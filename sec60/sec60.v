==> flow/design.v <==
module SEC60(
        input CLK, RST,
        output reg [6:0] HEX0,
        output reg [6:0] HEX1
    );
    reg [25:0] cnt;
    wire en1hz = (cnt == 26'd49_999_999);  
    always @( posedge CLK ) begin
        if ( RST )
            cnt <= 26'b0;
        else if (en1hz)  
            cnt <= 26'b0;
        else
            cnt <= cnt + 26'b1;
    end
    reg [3:0] sec;
    reg [3:0] ten_sec;
    always @( posedge CLK ) begin
        if ( RST )begin
            sec <= 4'h0;
            ten_sec <= 4'h0;
        end
        else if (en1hz)
            if ( sec == 4'h9 ) begin
                sec <= 4'h0;
                if ( ten_sec == 4'h5 )
                    ten_sec <= 4'h0;
                else
                    ten_sec <= ten_sec + 4'h1;
            end
            else
                sec <= sec + 4'h1;
    end
    always @* begin
        case ( sec )
            4'h0: HEX0 = 7'b100_0000;
            4'h1: HEX0 = 7'b111_1001;
            4'h2: HEX0 = 7'b010_0100;
            4'h3: HEX0 = 7'b011_0000;
            4'h4: HEX0 = 7'b001_1001;
            4'h5: HEX0 = 7'b001_0010;
            4'h6: HEX0 = 7'b000_0010;
            4'h7: HEX0 = 7'b111_1000;
            4'h8: HEX0 = 7'b000_0000;
            4'h9: HEX0 = 7'b001_0000;
            default: HEX0 = 7'bxxxxxxx;
        endcase
    end
    always @* begin
        case ( ten_sec )
            4'h0: HEX1 = 7'b100_0000;
            4'h1: HEX1 = 7'b111_1001;
            4'h2: HEX1 = 7'b010_0100;
            4'h3: HEX1 = 7'b011_0000;
            4'h4: HEX1 = 7'b001_1001;
            4'h5: HEX1 = 7'b001_0010;
            default: HEX1 = 7'bxxxxxxx;
        endcase
    end
endmodule
Reports on SEC60:

Tool output for the design above, in the order of the flow.
Line numbers count from 1 in the design file above.
Operators: Yosys type, input widths -> output width; for muxes data width and select width s.
Library cell names are shortened.
The mark - stands for no value.

* design top: SEC60
* clock: CLK
* library: sky130hd
* corner: tt_025C_1v80

Word level:

Source: Yosys, flattened and elaborated, memories not mapped. Widths are those after wreduce. Print and check cells do not count. Equal cells are merged and count once.
Yosys's memory passes give these memory sizes; they may raise the number of words (mostly to a power of two), join words into wider ones and drop unused or constant bits.

* register bits: 34
* bits in read-only memories: 112
* clocked read ports x word width: 7
* memories kept: 1

* add/subtract/negate cells: 3
* eq/ne operators: 7
* multiplexer cells: 5
* reductions and logical operators: 3

Memory list
* (name not given): depth 16, width 7, rd ports 1, write ports 0, RTL line 35 `case ( sec )`

Operators by type and width (number)
* $pmux 7 s6: 1
* $add 26x1->26 const B: 1
* $eq 26x26->1 const B: 1
* $mux 4: 4
* $add 4x1->4 const B: 2
* $eq 4x2->1 const B: 2
* $eq 4x3->1 const B: 2
* $eq 4x1->1 const B: 1
* $eq 4x4->1 const B: 1
* $logic_not 4->1: 1
* $reduce_and 2->1: 1
* $reduce_or 2->1: 1

Logic depth:

Longest topological path by Yosys (ltp), each cell counted once; first at word level (registers and memories cut), then after technology mapping (sequential cells cut; the memories' decode and read muxes count).

* depth after elaboration: 4
* ABC_AREA: 0
* mapped depth: 10
* depth with buffers taken out: 10

Mapped cells and area:

Source: synth_stat.txt of the flow (Yosys; design flattened, memories mapped). It holds for the ABC_AREA given above (unset counts as 0); a run with the other value may have another netlist.
Totals and module areas in this step are rounded.

Cell types
* dfxtp_1: number 41, area in all 820.787 µm²
* xor2_1: number 22, area in all 192.685 µm²
* nor2_1: number 39, area in all 146.39 µm²
* ha_1: number 8, area in all 100.096 µm²
* nand4_1: number 13, area in all 81.328 µm²
* and3_1: number 9, area in all 56.304 µm²
* nand3_1: number 11, area in all 55.053 µm²
* xnor2_1: number 6, area in all 52.55 µm²
* nand2_1: number 12, area in all 45.043 µm²
* mux2_2: number 3, area in all 33.782 µm²
* a21oi_1: number 6, area in all 30.029 µm²
* clkbuf_1: number 7, area in all 26.275 µm²
* o2bb2ai_1: number 3, area in all 26.275 µm²
* nor3_1: number 5, area in all 25.024 µm²
* nor4_2: number 2, area in all 25.024 µm²
* mux2i_1: number 2, area in all 20.019 µm²
* inv_1: number 5, area in all 18.768 µm²
* nand2b_1: number 3, area in all 18.768 µm²

Not listed: further types 24, cells in them 34.

* cells in the netlist: 231
* cell area after synthesis: 0.002 mm²
* area of sequential cells: 0.00082 mm²
* flip-flops: 41
* buffer cells: 11

Timing after synthesis:

Source: OpenSTA report_checks on the synthesized netlist (no wires, ideal clock, input and output delay 20% of the period each), path of least setup slack; recovery checks are left aside. Register names are those of the netlist, which keeps one name where synthesis merged equal registers.

* path kind: register to register
* from: register cnt[18]
* to: register (no name shown)
* clock period: 3.65 ns
* library setup time: 0.124 ns
* time at the first pin: 0.000 ns
* data arrival time: 2.392 ns
* required time: 3.526 ns
* setup slack: 1.134 ns
* path delay: 2.516 ns
* driving pins on the path: 8
* buffers on the path: 1
* synthesis period reached: 2.516 ns

"path delay" is the arrival time less input delay plus setup time.
"driving pins on the path" counts driving pins, that of a launching flip-flop among them; a cell with two outputs on the path counts twice.
"synthesis period reached" is the clock period less the worst setup slack; recovery checks do not enter. This is arithmetic on one report: input and output delays are still those of the set period (20% each).
Between the ends stands the longest chain of elaborated cells between them, by number of cells; it is not shown to be the way that was timed. Of several equally long chains one is given.
A line is the first line of the expression or statement that the cell stems from. Yosys adds cells for indexed reads and writes and turns some case tables into memories.
At most two assigning lines are given for a register; there are more.

* cells stage by stage: dfxtp_1 > or4_4 > nor3_4 > and2_1 > buf_4 > mux2_2 > ha_1 > a2111o_1
* cells in the longest elaborated chain: 3
* elaborated cells between the ends (all ways): 3
* source lines of those cells: 1

Ends and longest elaborated chain, after synthesis
* start, declared: RTL line 6 `reg [25:0] cnt;`
* start, assigned: RTL line 10 `cnt <= 26'b0;`
* start, assigned: RTL line 14 `cnt <= cnt + 26'b1;`
* $eq 26x26->1: RTL line 7 `wire en1hz = (cnt == 26'd49_999_999);`
* $mux 4 x2

Path in the finished layout:

From the final timing report of flow run 1: the path of least setup slack in the routed layout; clock arrival at registers is part of the times.

* path kind: register to register
* from: register cnt[11]
* to: register (no name shown)
* clock period: 1.74 ns
* library setup time: 0.11 ns
* time at the first pin: 0.29 ns
* data arrival time: 2.41 ns
* required time: 1.92 ns
* setup slack: -0.49 ns
* driving pins on the path: 7
* buffers on the path: 0

Between the ends stands the longest chain of elaborated cells between them, by number of cells; it is not shown to be the way that was timed. Of several equally long chains one is given.
At most two assigning lines are given for a register; there are more.

* cells stage by stage: dfxtp_2 > or4_4 > nor3_4 > and2_4 > mux2_4 > ha_4 > a2111o_1
* cells in the longest elaborated chain: 3
* elaborated cells between the ends (all ways): 3
* source lines of those cells: 1

Ends and longest elaborated chain, after layout
* start, declared: RTL line 6 `reg [25:0] cnt;`
* start, assigned: RTL line 10 `cnt <= 26'b0;`
* start, assigned: RTL line 14 `cnt <= cnt + 26'b1;`
* $eq 26x26->1: RTL line 7 `wire en1hz = (cnt == 26'd49_999_999);`
* $mux 4 x2

FLOW RESULTS
============

Below are 2 stored runs of the flow (Yosys, OpenROAD; platform sky130hd) on SEC60, each with its settings and what was measured, unordered. Constraints: input delay and output delay 20% of the set period each, output load 0.01 pF.
By "period reached" is meant the clock period of the run minus its worst setup slack. This is arithmetic on one report: input and output delays are still those of the set period (20% each).
"allowed time less slack (worst setup path)" = time allowed to the worst setup path (clock period - input delay - output delay, where it has them) - its slack; a late launch clock adds to it, a late capture clock takes from it.
"total power after layout": no workload was simulated; the value follows from the tool's default switching activity.
The results are shown rounded.

### Flow run 1

==> flow/run.sh <==
#!/bin/bash
# the make line also repeats the synthesis and layout settings of config.mk as NAME=value (left out here)
make -C /OpenROAD-flow-scripts/flow DESIGN_CONFIG=/design/flow/config.mk WORK_HOME=/design/flow/orfs CLKGATE_MAP_FILE= finish
==> flow/config.mk <==
export PLATFORM = sky130hd
export DESIGN_NAME = SEC60
export DESIGN_NICKNAME = SEC60
export VERILOG_FILES = /design/flow/design.v
export SDC_FILE = /design/flow/constraint.sdc
export NUM_CORES = 4
export LEC_CHECK = 0
export CAP_MARGIN = 20
export CORE_MARGIN = 2
export CORE_UTILIZATION = 40
export SLEW_MARGIN = 20
==> flow/constraint.sdc <==
create_clock -name core_clock -period 1.74 [get_ports {CLK}]
set_input_delay 0.3480 -clock core_clock [delete_from_list [all_inputs] [get_ports {CLK}]]
set_output_delay 0.3480 -clock core_clock [all_outputs]
set_load 0.01 [all_outputs]

Results of flow run 1:
- Synthesis area: 0.002 mm²
- Allowed time less slack (worst setup path): 2.23 ns
- Kind of the worst setup path: register to register
- Utilization of the finished layout: 59 %
- Total power after layout: 1.8 mW
- Setup TNS: -7.0 ns
- Standard-cell area of the final layout: 0.0029 mm²
- Smallest hold slack: 0.53 ns
- Period reached: 2.229 ns
- Worst setup slack after layout: -0.49 ns
- Die footprint: 0.0057 mm²

### Flow run 2

==> flow/run.sh <==
#!/bin/bash
# the make line also repeats the synthesis and layout settings of config.mk as NAME=value (left out here)
make -C /OpenROAD-flow-scripts/flow DESIGN_CONFIG=/design/flow/config.mk WORK_HOME=/design/flow/orfs CLKGATE_MAP_FILE= finish
==> flow/config.mk <==
export PLATFORM = sky130hd
export DESIGN_NAME = SEC60
export DESIGN_NICKNAME = SEC60
export VERILOG_FILES = /design/flow/design.v
export SDC_FILE = /design/flow/constraint.sdc
export NUM_CORES = 4
export LEC_CHECK = 0
export ABC_AREA = 0
export CAP_MARGIN = 0
export CELL_PAD_IN_SITES_DETAIL_PLACEMENT = 1
export CORE_ASPECT_RATIO = 0.91
export CORE_MARGIN = 2
export CORE_UTILIZATION = 63
export CTS_CLUSTER_DIAMETER = 257
export GPL_TIMING_DRIVEN = 1
export MIN_ROUTING_LAYER = met2
export PLACE_DENSITY_LB_ADDON = 0.17
export SLEW_MARGIN = 35
export TNS_END_PERCENT = 15
==> flow/constraint.sdc <==
create_clock -name core_clock -period 4.19 [get_ports {CLK}]
set_input_delay 0.8380 -clock core_clock [delete_from_list [all_inputs] [get_ports {CLK}]]
set_output_delay 0.8380 -clock core_clock [all_outputs]
set_load 0.01 [all_outputs]

Outcome of flow run 2: no final report: clock tree synthesis broke off with DPL-0033
