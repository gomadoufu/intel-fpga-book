==> flow/design.v <==
module BTN_IN (
        input CLK, RST,
        input [2:0] nBIN,
        output reg [2:0] BOUT
    );
    reg [20:0] cnt;
    wire en40hz = ( cnt==1250000-1);
    always @( posedge CLK ) begin
        if ( RST )
            cnt <= 21'b0;
        else if (en40hz)
            cnt <= 21'b0;
        else
            cnt <= cnt + 21'b1;
    end
    reg [2:0] ff1, ff2;
    always @( posedge CLK ) begin
        if ( RST ) begin
            ff2 <=3'b0;
            ff1 <=3'b0;
        end
        else if ( en40hz ) begin
            ff2 <= ff1;
            ff1 <= nBIN;
        end
    end
    wire [2:0] temp = ~ff1 & ff2 & {3{en40hz}};  
    always @( posedge CLK ) begin
        if ( RST )
            BOUT <= 3'b0;
        else
            BOUT <= temp;
    end
endmodule
module CLOCK1(
        input CLK, RST,
        input [2:0] KEY,
        output [6:0] HEX0, HEX1, HEX2, HEX3
    );
    wire clr, minup, secup;
    BTN_IN b0 ( .CLK(CLK), .RST(RST), .nBIN(KEY), .BOUT({clr, minup, secup}) );
    wire en1hz;
    CNT1SEC CNT1SEC ( .CLK(CLK), .RST(RST), .EN1HZ(en1hz) );
    wire [3:0] min1, sec1;
    wire [2:0] min10, sec10;
    wire cout, dummy;
    CNT60 SECCNT( .CLK(CLK), .RST(RST), .CLR(clr), .EN(en1hz), .INC(secup), .QH(sec10), .QL(sec1), .CA(cout) );
    CNT60 MINCNT( .CLK(CLK), .RST(RST), .CLR(clr), .EN(cout), .INC(minup), .QH(min10), .QL(min1), .CA(dummy) );
    SEG7DEC d0( .DIN(sec1), .nHEX(HEX0) );
    SEG7DEC d1( .DIN({1'b0, sec10}), .nHEX(HEX1) );
    SEG7DEC d2( .DIN(min1), .nHEX(HEX2) );
    SEG7DEC d3( .DIN({1'b0, min10}), .nHEX(HEX3) );
endmodule
module CNT1SEC(
        input CLK, RST,
        output EN1HZ
    );
    reg [25:0] cnt;
    always @( posedge CLK ) begin
        if ( RST )
            cnt <= 26'b0;
        else if (cnt == 26'd49_999_999)
            cnt <= 26'b0;
        else
            cnt <= cnt + 26'b1;
    end
    assign EN1HZ = (cnt == 26'd49_999_999);
endmodule
module CNT60(
        input CLK, RST,
        input CLR, EN, INC,
        output reg [2:0] QH,
        output reg [3:0] QL,
        output CA
    );
    always @( posedge CLK ) begin
        if( RST | CLR )
            QL <= 4'd0;
        else if( EN==1'b1 || INC==1'b1 ) begin
            if( QL==4'd9 )
                QL <= 4'd0;
            else
                QL <= QL + 1'b1;
        end
    end
    always @( posedge CLK ) begin
        if( RST | CLR )
            QH <= 3'd0;
        else if( (EN==1'b1 || INC==1'b1) && QL==4'd9 ) begin
            if( QH==3'd5 )
                QH <= 3'd0;
            else
                QH <= QH + 1'b1;
        end
    end
    assign CA = (QH==3'd5 && QL==4'd9 && EN==1'b1);
endmodule
module SEG7DEC (
        input [3:0] DIN,
        output reg [6:0] nHEX
    );
    always @* begin
        case( DIN )
            4'h0: nHEX = 7'b1000000;
            4'h1: nHEX = 7'b1111001;
            4'h2: nHEX = 7'b0100100;
            4'h3: nHEX = 7'b0110000;
            4'h4: nHEX = 7'b0011001;
            4'h5: nHEX = 7'b0010010;
            4'h6: nHEX = 7'b0000010;
            4'h7: nHEX = 7'b1111000;
            4'h8: nHEX = 7'b0000000;
            4'h9: nHEX = 7'b0010000;
            default: nHEX = 7'b1111111;
        endcase
    end
endmodule
---- Tool chain data of CLOCK1 ----
Tool output for the design above, in the order of the flow.
Lines are those of the file above, counted from 1.
Operators carry their Yosys type and port widths (W data, S select, Z words).
Library cell names are shortened.
A cell with - has no value.
design
  top module .............................. CLOCK1
  clock port .............................. CLK
  library ................................. sky130hd
  library corner .......................... tt_025C_1v80

---- Word level ----
Counts by Yosys on the flattened word-level netlist (proc, flatten, opt, wreduce; memories kept). Print and check cells are left out. Cells with the same type and inputs are merged into one.
Memory sizes are those after Yosys's memory passes, which may raise the word count (mostly to a power of two), join words into wider ones and drop unused or constant bits.
operators by class
  add/subtract/negate cells ............... 6
  equality and inequality tests ........... 6
  multiplexer cells ....................... 12
  bitwise operators ....................... 4
  reduce/logical cells .................... 8
operators with widths
  kind                     count
  $mux W4                  10
  $add A26 B1 Y26 const B  1
  $eq A26 B26 Y1 const B   1
  $add A21 B1 Y21 const B  1
  $eq A21 B21 Y1 const B   1
  $add A4 B1 Y4 const B    2
  $eq A4 B4 Y1 const B     2
  $add A3 B1 Y3 const B    2
  $eq A3 B3 Y1 const B     2
  $and A3 B3 Y3            2
  $mux W3                  2
  $logic_and A1 B1 Y1      4
  $reduce_or A2 Y1         2
  $not A3 Y3               1
  $logic_or A1 B1 Y1       2
  $or A1 B1 Y1             1
word-level totals
  register bits after elaboration ......... 70
  bits in read-only memories .............. 448
  word width x clocked read ports ......... 28
  memories kept ........................... 4
  input port bits ......................... 5
  output and inout bits ................... 28
  word-level cells ........................ 49
memory list
  name             depth  bits a word  read ports  wr ports  RTL line  source
  (no name shown)  16     7            1           0         103       case( DIN )
  (no name shown)  16     7            1           0         103
  (no name shown)  16     7            1           0         103
  (no name shown)  16     7            1           0         103

---- Longest topological paths ----
Yosys ltp: most cells in a row. Word level: on the elaborated netlist, between registers, memories and ports. Mapped: between sequential cells and ports; inverters and the memories' decode and read muxes count.
depth
  depth in word-level cells ............... 7
  ABC_AREA ................................ 0
  gate-level depth with buffers ........... 13
  mapped depth without buffers ............ 13

---- Synthesis result ----
Source: synth_stat.txt of the flow (Yosys; design flattened, memories mapped). It holds for the ABC_AREA given above (unset counts as 0); a run with the other value may have another netlist.
cell types
  type      count  total area (um2)
  dfxtp_1   98     1.96E+03
  ha_1      24     300.288
  nor2_1    80     300.288
  xor2_1    25     218.96
  mux2i_1   18     180.173
  xnor2_1   19     166.41
  nand2_1   39     146.39
  nand3_1   21     105.101
  inv_1     25     93.84
  nand4_1   13     81.328
  and3_1    10     62.56
  o21ai_0   12     60.058
  nor4_1    9      56.304
  a21oi_1   10     50.048
  clkbuf_1  13     48.797
  nor4b_4   2      47.546
  nor3_1    9      45.043
  and4_1    5      43.792
Other cell types: 53; their cells: 93.
synthesis totals
  mapped cells ............................ 525
  mapped area ............................. 4788.3 um2
  sequential part of the area ............. 1961.9 um2
  flip-flop cells ......................... 98
  buffer cells ............................ 18
The figures by module come from a second, unflattened synthesis with its own total; it is not the netlist above.
second synthesis, totals
  cells (unflattened synthesis) ........... 488
  area (unflattened synthesis) ............ 4071.4 um2
Each row is one instance without its submodules.
modules
  module   instances  cells  area (um2)  seq. area (um2)
  BTN_IN   1          138    1315.0      600.6
  CNT1SEC  1          139    1221.2      520.5
  SEG7DEC  4          33     210.2       0.0
  CNT60    2          39     345.3       140.1
  CLOCK1   1          1      3.8         0.0

---- Worst setup path after synthesis ----
Source: OpenSTA report_checks on the synthesized netlist (no wires, ideal clock, input and output delay 20% of the period each), path of least setup slack; recovery checks are left aside. Register names are those of the netlist, which keeps one name where synthesis merged equal registers.
path post-synthesis
  kind .................................... reg-to-reg
  start ................................... register CNT1SEC.cnt[0]
  end ..................................... register (no name shown)
  period .................................. 2.9 ns
  library setup time ...................... 0.133 ns
  time at the first pin ................... 0.000 ns
  arrival ................................. 2.600 ns
  required time ........................... 2.767 ns
  slack ................................... 0.167 ns
  delay of the path ....................... 2.733 ns
  stages on the path ...................... 12
  path buffers ............................ 1
  synthesis period reached ................ 2.733 ns
"delay of the path" is the arrival time less input delay plus setup time.
"stages on the path" counts driving pins, that of a launching flip-flop among them; a cell with two outputs on the path counts twice.
"synthesis period reached" is the clock period less the worst setup slack; recovery checks do not enter. This is arithmetic on one report: input and output delays are still those of the set period (20% each).
Between the ends stands the longest chain of elaborated cells between them, by number of cells; it is not shown to be the way that was timed. Of several equally long chains one is given.
Each line given opens the expression or statement behind the cell; cells for indexed reads and writes are added by Yosys, which also makes memories of some case tables.
A register here has more assigning lines than the two given.
on the way, post-synthesis
  cell sequence ........................... dfxtp_1 ha_1 and3_1 buf_4 nand3_1 o31ai_4 nand2_1 mux2_2 nand2b_1 ha_1 nor4_1 nor3_1
  cells in the longest elaborated chain ... 5
  elaborated cells between the ends (all ways) .. 5
  those cells by class .................... eq/ne: 1; mux: 2; reduce/logical: 2
ends and longest elaborated chain, post-synthesis
  element               RTL line  source
  start, declared       58        reg [25:0] cnt;
  start, assigned       61        cnt <= 26'b0;
  start, assigned       65        cnt <= cnt + 26'b1;
  $eq A26 B26 Y1        67        assign EN1HZ = (cnt == 26'd49_999_999);
  $logic_and A1 B1 Y1   96        assign CA = (QH==3'd5 && QL==4'd9 && EN==1'b1);
  $logic_or A1 B1 Y1    -
  $mux W4 (2 in a row)  -

---- Worst path after layout ----
From the final timing report of entry A: the path of least setup slack in the routed layout; clock arrival at registers is part of the times.
path post-layout
  kind .................................... reg-to-reg
  start ................................... register CNT1SEC.cnt[0]
  end ..................................... register (no name shown)
  period .................................. 4.67 ns
  library setup time ...................... 0.07 ns
  time at the first pin ................... 0.34 ns
  arrival ................................. 3.51 ns
  required time ........................... 4.95 ns
  slack ................................... 1.43 ns
  stages on the path ...................... 13
  path buffers ............................ 0
Between the ends stands the longest chain of elaborated cells between them, by number of cells; it is not shown to be the way that was timed. Of several equally long chains one is given.
A register here has more assigning lines than the two given.
on the way, post-layout
  cell sequence ........................... dfxtp_1 ha_1 and3_1 nand3_1 o31ai_4 nor2_1 nor3b_1 inv_1 ha_1 o21a_1 mux2i_1 nand4_1 a21oi_2
  cells in the longest elaborated chain ... 5
  elaborated cells between the ends (all ways) .. 5
  those cells by class .................... eq/ne: 1; mux: 2; reduce/logical: 2
ends and longest elaborated chain, post-layout
  element               RTL line  source
  start, declared       58        reg [25:0] cnt;
  start, assigned       61        cnt <= 26'b0;
  start, assigned       65        cnt <= cnt + 26'b1;
  $eq A26 B26 Y1        67        assign EN1HZ = (cnt == 26'd49_999_999);
  $logic_and A1 B1 Y1   96        assign CA = (QH==3'd5 && QL==4'd9 && EN==1'b1);
  $logic_or A1 B1 Y1    -
  $mux W4 (2 in a row)  -

Lab notebook: CLOCK1

Record of 2 stored runs of the RTL-to-layout flow on CLOCK1, platform sky130hd. The runs are unordered. Constraints: input delay and output delay 20% of the set period each, output load 0.01 pF.
"allowed time less slack (worst setup path)" is the time allowed to the run's worst setup path (the clock period less input and output delay, where it has them) less its slack. Clock arrival times count: a late capture clock shortens it, a late launch clock lengthens it.

---- entry A ----
settings
  period_ns = 4.67
  CORE_UTILIZATION = 36
  PLACE_DENSITY_LB_ADDON = 0.02
  HOLD_SLACK_MARGIN = 0.11
  TNS_END_PERCENT = 55
  CTS_CLUSTER_SIZE = 94
  CAP_MARGIN = 25
  SLEW_MARGIN = 20
  MAX_ROUTING_LAYER = met4
  CORE_MARGIN = 2
results
  setup slack of the critical path ........ 1.434 ns
  allowed time less slack (worst setup path) .. 3.24 ns
  worst setup path kind ................... reg-to-reg
  overall die area ........................ 14239.6 um2
  setup TNS ............................... 0.000 ns
  cell area after synthesis ............... 4788.3 um2
  standard-cell area after routing ........ 5564.1 um2

---- entry B ----
settings
  period_ns = 3.13
  CORE_UTILIZATION = 50
  CAP_MARGIN = 20
  CORE_MARGIN = 2
  SLEW_MARGIN = 20
results
  cell area after synthesis ............... 4788.3 um2
  allowed time less slack (worst setup path) .. 2.95 ns
  worst setup path kind ................... reg-to-reg
  standard-cell area after routing ........ 5547.8 um2
  setup TNS ............................... 0.000 ns
  overall die area ........................ 10375.5 um2
  setup slack of the critical path ........ 0.183 ns
